==> flow/design.v <==
module vga_ctrl(
    input pclk,           
    input reset,
    input [11:0] vga_data,   
    output [9:0] h_addr,     
    output [9:0] v_addr,
    output hsync,          
    output vsync,   
    output valid,
    output [3:0] vga_r,     
    output [3:0] vga_g,
    output [3:0] vga_b,
    output reg [6:0] h_char,
    output     [4:0] v_char,
    output reg [3:0] h_font,
    output     [3:0] v_font
    );
    parameter h_frontporch = 96;
    parameter h_active = 150;
    parameter h_backporch = 784;
    parameter h_total = 800;
    parameter v_frontporch = 2;
    parameter v_active = 35;
    parameter v_backporch = 515;
    parameter v_total = 525;
    reg [9:0] x_cnt;
    reg [9:0] y_cnt;
    wire h_valid;
    wire v_valid;
    wire [9:0] v_modi;
    always @(posedge pclk)  
    begin
        if(h_valid == 1'b0)
        begin h_char <= 6'b0; h_font <= 4'b0; end
        else
        begin
            if(h_font >= 4'd8)
            begin
                h_char <= h_char + 6'd1;
                h_font <= 4'd0;
            end
            else
            begin
                h_font <= h_font + 4'd1;
            end
        end
    end
    assign v_char = v_modi[8:4];
    assign v_font = v_modi[3:0];
    assign v_modi = v_valid ? (y_cnt - 10'd35) : {10{1'b0}};
    always @(posedge reset or posedge pclk)
        if (reset == 1'b1)
            x_cnt <= 1;
        else
        begin
            if (x_cnt == h_total)
                x_cnt <= 1;
            else
                x_cnt <= x_cnt + 10'd1;
        end
    always @(posedge pclk)
        if (reset == 1'b1)
            y_cnt <= 1;
        else begin
            if (y_cnt == v_total & x_cnt == h_total)
                y_cnt <= 1;
            else if (x_cnt == h_total)
                y_cnt <= y_cnt + 10'd1;
        end
    assign hsync = (x_cnt > h_frontporch);
    assign vsync = (y_cnt > v_frontporch);
    assign h_valid = (x_cnt > h_active) & (x_cnt <= h_backporch);
    assign v_valid = (y_cnt > v_active) & (y_cnt <= v_backporch);
    assign valid = h_valid & v_valid;
    assign h_addr = h_valid ? (x_cnt - 10'd144) : {10{1'b0}};
    assign v_addr = v_valid ? (y_cnt - 10'd35) : {10{1'b0}};
    assign vga_r = vga_data[11:8] & {4{valid}};
    assign vga_g = vga_data[7:4]  & {4{valid}};
    assign vga_b = vga_data[3:0]  & {4{valid}};
endmodule
# From RTL to reports: vga_ctrl
# Tool output for the design above, in the order of the flow.
# Line numbers count from 1 in the design file above.
# A cell with -- has no value.
[design] design="vga_ctrl" clk_port="pclk" lib="sky130hd" lib_corner="tt_025C_1v80"

# Word level
# Yosys after proc, flatten, opt, wreduce and memory -nomap, before mapping. Enables and synchronous resets that opt folds into registers are not counted as muxes. Memory bits, and registers merged into a memory's read port (data or address), are not among the register bits. Print and check cells are not counted. Equal cells are merged and count once.
[word_totals] register_bits=31 latch_bits=0 mem_bits_rw=0 romBits=0 clocked_rd_ports_x_width=0 n_memories=0 output_inout_bits=55 wordCells=32
[classes] n_addsub=6 mul=0 n_div=0 compare=7 equal=2 shifts=0 n_mux=3 n_logic=8 reduce_logical=2
[ops] operator="10-bit 2-to-1 mux" n=3
[ops] operator="10-bit by 1-bit adder with 10-bit output with constant B" n=2
[ops] operator="10-bit less-or-equal comparator with constant B" n=2
[ops] operator="10-bit equality test with constant B" n=2
[ops] operator="4-bit AND" n=3
[ops] operator="10-bit by 2-bit greater-than comparator with 1-bit output with constant B" n=1
[ops] operator="10-bit by 6-bit subtractor with 10-bit output with constant B" n=1
[ops] operator="10-bit by 6-bit greater-than comparator with 1-bit output with constant B" n=1
[ops] operator="10-bit by 7-bit greater-than comparator with 1-bit output with constant B" n=1
[ops] operator="10-bit by 8-bit subtractor with 10-bit output with constant B" n=1
[ops] operator="10-bit by 8-bit greater-than comparator with 1-bit output with constant B" n=1
[ops] operator="7-bit by 1-bit adder with 7-bit output with constant B" n=1
[ops] operator="1-bit AND" n=4
[ops] operator="2-bit OR reduction" n=2
[ops] operator="4-bit by 1-bit adder with 4-bit output with constant B" n=1
[ops] operator="4-bit >= comparator with constant B" n=1
[ops] operator="1-bit NOT" n=1

# Depth
# Yosys ltp: most cells in a row. Word level: on the elaborated netlist, between registers, memories and ports. Mapped: between sequential cells and ports; inverters and the memories' decode and read muxes count.
[depth] word_depth=4 abc_area=0 ltp_mapped=9

# Netlist
# Source: synth_stat.txt of the flow (Yosys; design flattened, memories mapped). It holds for the ABC_AREA given above (unset counts as 0); a run with the other value may have another netlist.
# The area totals of this step are shown rounded.
[by_type] cell="sky130_fd_sc_hd__dfxtp_1" n=21 area_total_um2=420.403
[by_type] cell="sky130_fd_sc_hd__dfrtp_1" n=9 area_total_um2=225.216
[by_type] cell="sky130_fd_sc_hd__nor2_1" n=42 area_total_um2=157.651
[by_type] cell="sky130_fd_sc_hd__ha_1" n=12 area_total_um2=150.144
[by_type] cell="sky130_fd_sc_hd__xnor2_1" n=17 area_total_um2=148.893
[by_type] cell="sky130_fd_sc_hd__nor3b_2" n=10 area_total_um2=125.12
[by_type] cell="sky130_fd_sc_hd__buf_4" n=15 area_total_um2=112.608
[by_type] cell="sky130_fd_sc_hd__xor2_1" n=11 area_total_um2=96.342
[by_type] cell="sky130_fd_sc_hd__buf_6" n=7 area_total_um2=78.826
[by_type] cell="sky130_fd_sc_hd__nand2_1" n=14 area_total_um2=52.55
[by_type] cell="sky130_fd_sc_hd__nand4_1" n=8 area_total_um2=50.048
[by_type] cell="sky130_fd_sc_hd__inv_1" n=13 area_total_um2=48.797
[by_type] cell="sky130_fd_sc_hd__a21oi_1" n=8 area_total_um2=40.038
[by_type] cell="sky130_fd_sc_hd__nor3_1" n=8 area_total_um2=40.038
[by_type] cell="sky130_fd_sc_hd__o41ai_4" n=1 area_total_um2=27.526
[by_type] cell="sky130_fd_sc_hd__dfstp_2" n=1 area_total_um2=26.275
[by_type] cell="sky130_fd_sc_hd__and3_1" n=4 area_total_um2=25.024
[by_type] cell="sky130_fd_sc_hd__buf_2" n=5 area_total_um2=25.024
# Other cell types: 28; their cells: 47.
[mapped] cells=253 area_um2=2220 seqArea_um2=672 flip_flops=31

# Path before layout
# Path of least setup slack by OpenSTA after synthesis, without wires, with an ideal clock, recovery checks aside; 20% of the period is set as input and as output delay. Where synthesis merged equal registers, the netlist keeps one of their names.
[synth_timing] path_type="register -> output" startpoint="register y_cnt[6]" endpoint="output port v_char[4]" tclk_ns=2.52 out_delay_ns=0.504 launch_ns=0.000 arrival_time_ns=1.847 t_required_ns=2.016 slack_ns=0.169 path_delay_ns=1.847 driving_pins=8 synth_period_reached_ns=2.351
# "path_delay_ns" = arrival - input delay + setup time.
# At an output port there is no setup time.
# "driving_pins" counts driving pins, that of a launching flip-flop among them; a cell with two outputs on the path counts twice.
# "synth_period_reached_ns" = period - worst setup slack (recovery checks aside). The figure is calculated, with input and output delays left at 20% of the set period.
# Between the ends stands the longest chain of elaborated cells between them, by number of cells; it is not shown to be the way that was timed. Of several equally long chains one is given.
# A line is the first line of the expression or statement that the cell stems from. Yosys adds cells for indexed reads and writes and turns some case tables into memories.
# A register here has more assigning lines than the two given.
[synth_via] cell_sequence="sky130_fd_sc_hd__dfxtp_1 sky130_fd_sc_hd__buf_6 sky130_fd_sc_hd__or4_4 sky130_fd_sc_hd__nor4_4 sky130_fd_sc_hd__a21oi_2 sky130_fd_sc_hd__buf_2 sky130_fd_sc_hd__a21oi_1 sky130_fd_sc_hd__buf_4" elab_chain_len=3 cells_between=5 cone_classes="add/sub: 1; compare: 2; mux: 1; logic: 1"
[synth_lines] element="from (decl)" line=27 source="reg [9:0] y_cnt;"
[synth_lines] element="from (assign)" line=63 source="y_cnt <= 1;"
[synth_lines] element="from (assign)" line=68 source="y_cnt <= y_cnt + 10'd1;"
[synth_lines] element="10-bit by 6-bit greater-than comparator with 1-bit output" line=73 source="assign v_valid = (y_cnt > v_active) & (y_cnt <= v_backporch);"
[synth_lines] element="1-bit AND" line=73
[synth_lines] element="10-bit 2-to-1 mux" line=50 source="assign v_modi = v_valid ? (y_cnt - 10'd35) : {10{1'b0}};"
[synth_lines] element="to (decl)" line=14 source="output     [4:0] v_char,"

==> runs of vga_ctrl <==
Settings of 2 stored flow runs for module vga_ctrl (sky130hd), not sorted in any way. The constraints put input and output delay at 20% of the set period each and load the outputs with 0.01 pF.

[flow] flow run A: files
==> flow/run.sh <==
#!/bin/bash
# the make line also repeats the synthesis and layout settings of config.mk as NAME=value (left out here)
make -C /OpenROAD-flow-scripts/flow DESIGN_CONFIG=/design/flow/config.mk WORK_HOME=/design/flow/orfs CLKGATE_MAP_FILE= finish
==> flow/config.mk <==
export PLATFORM = sky130hd
export DESIGN_NAME = vga_ctrl
export DESIGN_NICKNAME = vga_ctrl
export VERILOG_FILES = /design/flow/design.v
export SDC_FILE = /design/flow/constraint.sdc
export NUM_CORES = 4
export LEC_CHECK = 0
export ABC_AREA = 0
export CAP_MARGIN = 20
export CELL_PAD_IN_SITES_GLOBAL_PLACEMENT = 3
export CORE_MARGIN = 2
export CORE_UTILIZATION = 43
export MIN_ROUTING_LAYER = met1
export PLACE_DENSITY_LB_ADDON = 0.21
export SETUP_SLACK_MARGIN = 0.09
export SLEW_MARGIN = 20
==> flow/constraint.sdc <==
create_clock -name core_clock -period 2.95 [get_ports {pclk}]
set_input_delay 0.5900 -clock core_clock [delete_from_list [all_inputs] [get_ports {pclk}]]
set_output_delay 0.5900 -clock core_clock [all_outputs]
set_load 0.01 [all_outputs]

[flow] flow run A: no final report: placement broke off with FLW-0024

[flow] flow run B: files
==> flow/run.sh <==
#!/bin/bash
# the make line also repeats the synthesis and layout settings of config.mk as NAME=value (left out here)
make -C /OpenROAD-flow-scripts/flow DESIGN_CONFIG=/design/flow/config.mk WORK_HOME=/design/flow/orfs CLKGATE_MAP_FILE= finish
==> flow/config.mk <==
export PLATFORM = sky130hd
export DESIGN_NAME = vga_ctrl
export DESIGN_NICKNAME = vga_ctrl
export VERILOG_FILES = /design/flow/design.v
export SDC_FILE = /design/flow/constraint.sdc
export NUM_CORES = 4
export LEC_CHECK = 0
export ABC_AREA = 1
export CAP_MARGIN = 20
export CELL_PAD_IN_SITES_GLOBAL_PLACEMENT = 3
export CORE_ASPECT_RATIO = 1.15
export CORE_MARGIN = 2
export CORE_UTILIZATION = 39
export CTS_CLUSTER_DIAMETER = 226
export HOLD_SLACK_MARGIN = 0.12
export MAX_ROUTING_LAYER = met5
export MIN_ROUTING_LAYER = met1
export SLEW_MARGIN = 0
==> flow/constraint.sdc <==
create_clock -name core_clock -period 3.44 [get_ports {pclk}]
set_input_delay 0.6880 -clock core_clock [delete_from_list [all_inputs] [get_ports {pclk}]]
set_output_delay 0.6880 -clock core_clock [all_outputs]
set_load 0.01 [all_outputs]

[flow] flow run B: no final report: placement broke off with GPL-0301
